==> flow/design.v <==
package ethernet_header_pkg;
   typedef struct      packed {
      logic [1:0][7:0] eth_type_length;
      logic [5:0][7:0] mac_source;
      logic [5:0][7:0] mac_destination;
   } ethernet_header;
endpackage
`timescale 1ns / 1ps
module dc_removal
  #(
    parameter DATA_WIDTH = 32
    )
   (
    input                   clk,
    input                   rst,
    input                   clk_en,
    input [DATA_WIDTH-1:0]  s_axis_data_tdata,
    output [DATA_WIDTH-1:0] m_axis_data_tdata
    );
   localparam a_coeff_num = 973;
   localparam a_coeff_denom_pow2 = 10;
   logic signed [DATA_WIDTH-1:0] x_data;
   logic signed [DATA_WIDTH-1:0] y_data;
   logic signed [DATA_WIDTH-1:0] f_data;
   logic signed [DATA_WIDTH-1:0] f_data_q;
   logic signed [DATA_WIDTH-1:0] f_data_q_multa;
   assign x_data = s_axis_data_tdata;
   assign f_data = x_data + f_data_q_multa;
   assign f_data_q_multa = f_data_q*a_coeff_num >>> a_coeff_denom_pow2;
   assign y_data = f_data - f_data_q;
   always_ff@(posedge clk) begin
      if (rst) begin
         f_data_q <= 0;
      end
      else if (clk_en) begin
         f_data_q <= f_data;
      end
   end
   assign m_axis_data_tdata = y_data;
endmodule
Step by step through the tools: dc_removal:

The steps from the RTL of dc_removal to its reports follow in flow order.
Line numbers count from 1 in the design file above.
Cell names lack the library's common part.
Not given: n/a

* top: dc_removal
* clock input: clk
* library: sky130hd
* timing corner: tt_025C_1v80

Word level:

Source: Yosys, flattened and elaborated, memories not mapped. Widths are those after wreduce; folded enables and synchronous resets count as part of the registers. Registers that Yosys merges into a memory's read port (data or address) are not register bits. Print and check cells do not count. Equal cells are merged and count once.

* bits of input ports: 35
* elaborated cells: 4
* bits in registers: 32
* output and inout bits: 32

* $add $sub $neg: 2
* multipliers: 1

Operators by type and width (count)
* 32-bit by 11-bit multiplier with 32-bit output with constant B: 1
* 32-bit by 22-bit adder with 32-bit output: 1
* 32-bit subtractor: 1

Logic depth:

Depth = most cells in a row (Yosys ltp): at word level without a register or memory, in the mapped netlist without a sequential cell, where the memories' decode and read muxes count.

* depth in word-level cells: 3
* ABC_AREA: 0
* mapped depth: 41
* depth with buffers taken out: 40

After synthesis:

Source: synth_stat.txt of the flow (Yosys; design flattened, memories mapped). It holds for the ABC_AREA given above (unset counts as 0); a run with the other value may have another netlist.

Cells by type
* ha_1: count 172, total area 2.15E+03 um^2
* fa_1: count 101, total area 2.02E+03 um^2
* inv_1: count 242, total area 908.371 um^2
* dfxtp_1: count 32, total area 640.614 um^2
* xnor2_1: count 69, total area 604.33 um^2
* a21o_1: count 41, total area 307.795 um^2
* nor2_1: count 76, total area 285.274 um^2
* xor2_1: count 32, total area 280.269 um^2
* a21oi_1: count 49, total area 245.235 um^2
* mux2i_1: count 24, total area 240.23 um^2
* o21ai_0: count 34, total area 170.163 um^2
* o21a_1: count 21, total area 157.651 um^2
* nand2_1: count 29, total area 108.854 um^2
* nand3_1: count 16, total area 80.077 um^2
* nor3_1: count 14, total area 70.067 um^2
* nor2b_1: count 10, total area 62.56 um^2
* a211oi_1: count 8, total area 60.058 um^2
* o211ai_1: count 7, total area 52.55 um^2

Other cell types: 53; their cells: 126.

* flip-flop cells: 32
* mapped area: 9459.1 um^2
* standard cells after synthesis: 1103

Timing after synthesis:

Source: OpenSTA report_checks on the synthesized netlist (no wires, ideal clock, input and output delay 20% of the period each), path of least setup slack; recovery checks are left aside. Register names are those of the netlist, which keeps one name where synthesis merged equal registers.

* kind: register to output
* start point: reg f_data_q[3]
* end point: out m_axis_data_tdata[28]
* path slack: 7.086 ns
* time at the first pin: 0.000 ns
* arrival: 8.274 ns
* data required time: 15.360 ns
* path buffers: 0
* clock period: 19.2 ns
* path delay: 8.274 ns
* stages: 40
* synthesis period reached: 12.114 ns

"path delay" is the arrival time less input delay plus setup time.
A path that ends at an output port has no setup time.
"stages": output pins that drive a net of the path, with the launching flip-flop's if there is one; two outputs of one cell count as two.
"synthesis period reached" is the clock period less the worst setup slack; recovery checks do not enter. This is arithmetic on one report: input and output delays are still those of the set period (20% each).
The rows between start and end are the longest chain of elaborated cells between them; the timing report does not say that the signal goes this way. Where chains are equally long, one stands for them.
Each line given opens the expression or statement behind the cell; cells for indexed reads and writes are added by Yosys, which also makes memories of some case tables.

* cell sequence: dfxtp_1 -> ha_1 -> xor2_1 -> ha_1 -> or2_2 -> fa_1 -> fa_1 -> inv_1 -> fa_1 -> inv_1 -> ha_1 -> a21o_1 -> a21o_1 -> a21oi_1 -> o21ai_2 -> and4_1 -> o21a_1 -> o21a_1 -> [... 4 more ...] -> or2_1 -> a21oi_1 -> nor2_1 -> o21ai_0 -> a21boi_0 -> o21a_1 -> nor2_1 -> xnor2_1 -> ha_1 -> a21o_1 -> a21o_1 -> a21oi_1 -> o211ai_1 -> a31o_1 -> a211oi_2 -> o21bai_1 -> or4_1 -> nand3_1
* length of the longest elaborated chain: 3

RTL lines, path post-synthesis
* from (decl): RTL line 25 `logic signed [DATA_WIDTH-1:0] f_data_q;`
* from (assign): RTL line 33 `f_data_q <= 0;`
* from (assign): RTL line 36 `f_data_q <= f_data;`
* 32-bit by 11-bit multiplier with 32-bit output: RTL line 29 `assign f_data_q_multa = f_data_q*a_coeff_num >>> a_coeff_denom_pow2;`
* 32-bit by 22-bit adder with 32-bit output: RTL line 28 `assign f_data = x_data + f_data_q_multa;`
* 32-bit subtractor: RTL line 30 `assign y_data = f_data - f_data_q;`
* to (decl): RTL line 18 `output [DATA_WIDTH-1:0] m_axis_data_tdata`

Timing after layout:

Path of least setup slack in the final report of job 1 (OpenROAD, finished layout, wires in). Where an end is a register, its clock arrival counts in the times.

* kind: register to output
* start point: reg f_data_q[3]
* end point: out m_axis_data_tdata[28]
* path buffers: 2
* clock period: 16.3 ns
* path slack: 4.02 ns
* arrival: 9.02 ns
* data required time: 13.04 ns
* stages: 39
* time at the first pin: 0.28 ns

The rows between start and end are the longest chain of elaborated cells between them; the timing report does not say that the signal goes this way. Where chains are equally long, one stands for them.

* cell sequence: dfxtp_4 -> buf_4 -> ha_4 -> xor2_4 -> ha_4 -> fa_1 -> fa_1 -> inv_2 -> fa_1 -> inv_2 -> ha_4 -> a21o_1 -> a21o_1 -> a21oi_2 -> o21ai_2 -> and4_1 -> o21a_1 -> o21a_1 -> [... 3 more ...] -> o21a_1 -> a2bb2oi_2 -> o21ai_0 -> a21oi_2 -> o21bai_1 -> a21oi_2 -> xnor2_2 -> ha_2 -> nand4_1 -> nor2_2 -> o211ai_1 -> o211ai_1 -> a31o_1 -> a211oi_4 -> o21bai_4 -> or4_1 -> nand3_1 -> buf_2
* length of the longest elaborated chain: 3

RTL lines, path after layout
* from (decl): RTL line 25 `logic signed [DATA_WIDTH-1:0] f_data_q;`
* from (assign): RTL line 33 `f_data_q <= 0;`
* from (assign): RTL line 36 `f_data_q <= f_data;`
* 32-bit by 11-bit multiplier with 32-bit output: RTL line 29 `assign f_data_q_multa = f_data_q*a_coeff_num >>> a_coeff_denom_pow2;`
* 32-bit by 22-bit adder with 32-bit output: RTL line 28 `assign f_data = x_data + f_data_q_multa;`
* 32-bit subtractor: RTL line 30 `assign y_data = f_data - f_data_q;`
* to (decl): RTL line 18 `output [DATA_WIDTH-1:0] m_axis_data_tdata`

Settings and measured results of 2 stored flow runs for module dc_removal (sky130hd), not sorted in any way. The constraints put input and output delay at 20% of the set period each and load the outputs with 0.01 pF.
"achieved clock period" is the run's clock period less its worst setup slack. It is reckoned from that one timing run; input and output delays stay at 20% of the period that was set.
"time on the worst setup path": the worst setup path's part of the clock period (all of it between registers, 20% less for each end at a port) less its slack. A launch clock that arrives late makes it longer, a capture clock that arrives late makes it shorter.

### Job 1

Settings: `period_ns=16.3`, `CORE_UTILIZATION=45`, `SETUP_SLACK_MARGIN=4.69`, `PLACE_DENSITY_LB_ADDON=0.05`, `CORE_ASPECT_RATIO=0.74`, `CELL_PAD_IN_SITES_GLOBAL_PLACEMENT=0`, `CELL_PAD_IN_SITES_DETAIL_PLACEMENT=1`, `TNS_END_PERCENT=65`, `GPL_TIMING_DRIVEN=1`, `GPL_ROUTABILITY_DRIVEN=0`, `MAX_ROUTING_LAYER=met5`, `CAP_MARGIN=20`, `CORE_MARGIN=2`, `SLEW_MARGIN=20`

- Std-cell area (final layout): 11887.7 um^2
- Summed negative setup slack: 0.000 ns
- Synthesized cell area: 9459.1 um^2
- Time on the worst setup path: 9.02 ns
- Worst setup path type: register to output
- Lowest setup slack: 4.025 ns
- Die area: 22209.3 um^2
- Post-layout utilization: 0.578
- Worst hold slack in the final report: 0.553 ns
- Achieved clock period: 12.275 ns

### Job 2

Settings: `period_ns=8.18`, `CAP_MARGIN=20`, `CORE_MARGIN=2`, `CORE_UTILIZATION=40`, `SLEW_MARGIN=20`

- Std-cell area (final layout): 14106.0 um^2
- Summed negative setup slack: -36.688 ns
- Synthesized cell area: 9459.1 um^2
- Time on the worst setup path: 8.78 ns
- Worst setup path type: register to output
- Lowest setup slack: -2.235 ns
- Die area: 24894.5 um^2
- Post-layout utilization: 0.605
- Worst hold slack in the final report: 0.532 ns
- Achieved clock period: 10.415 ns
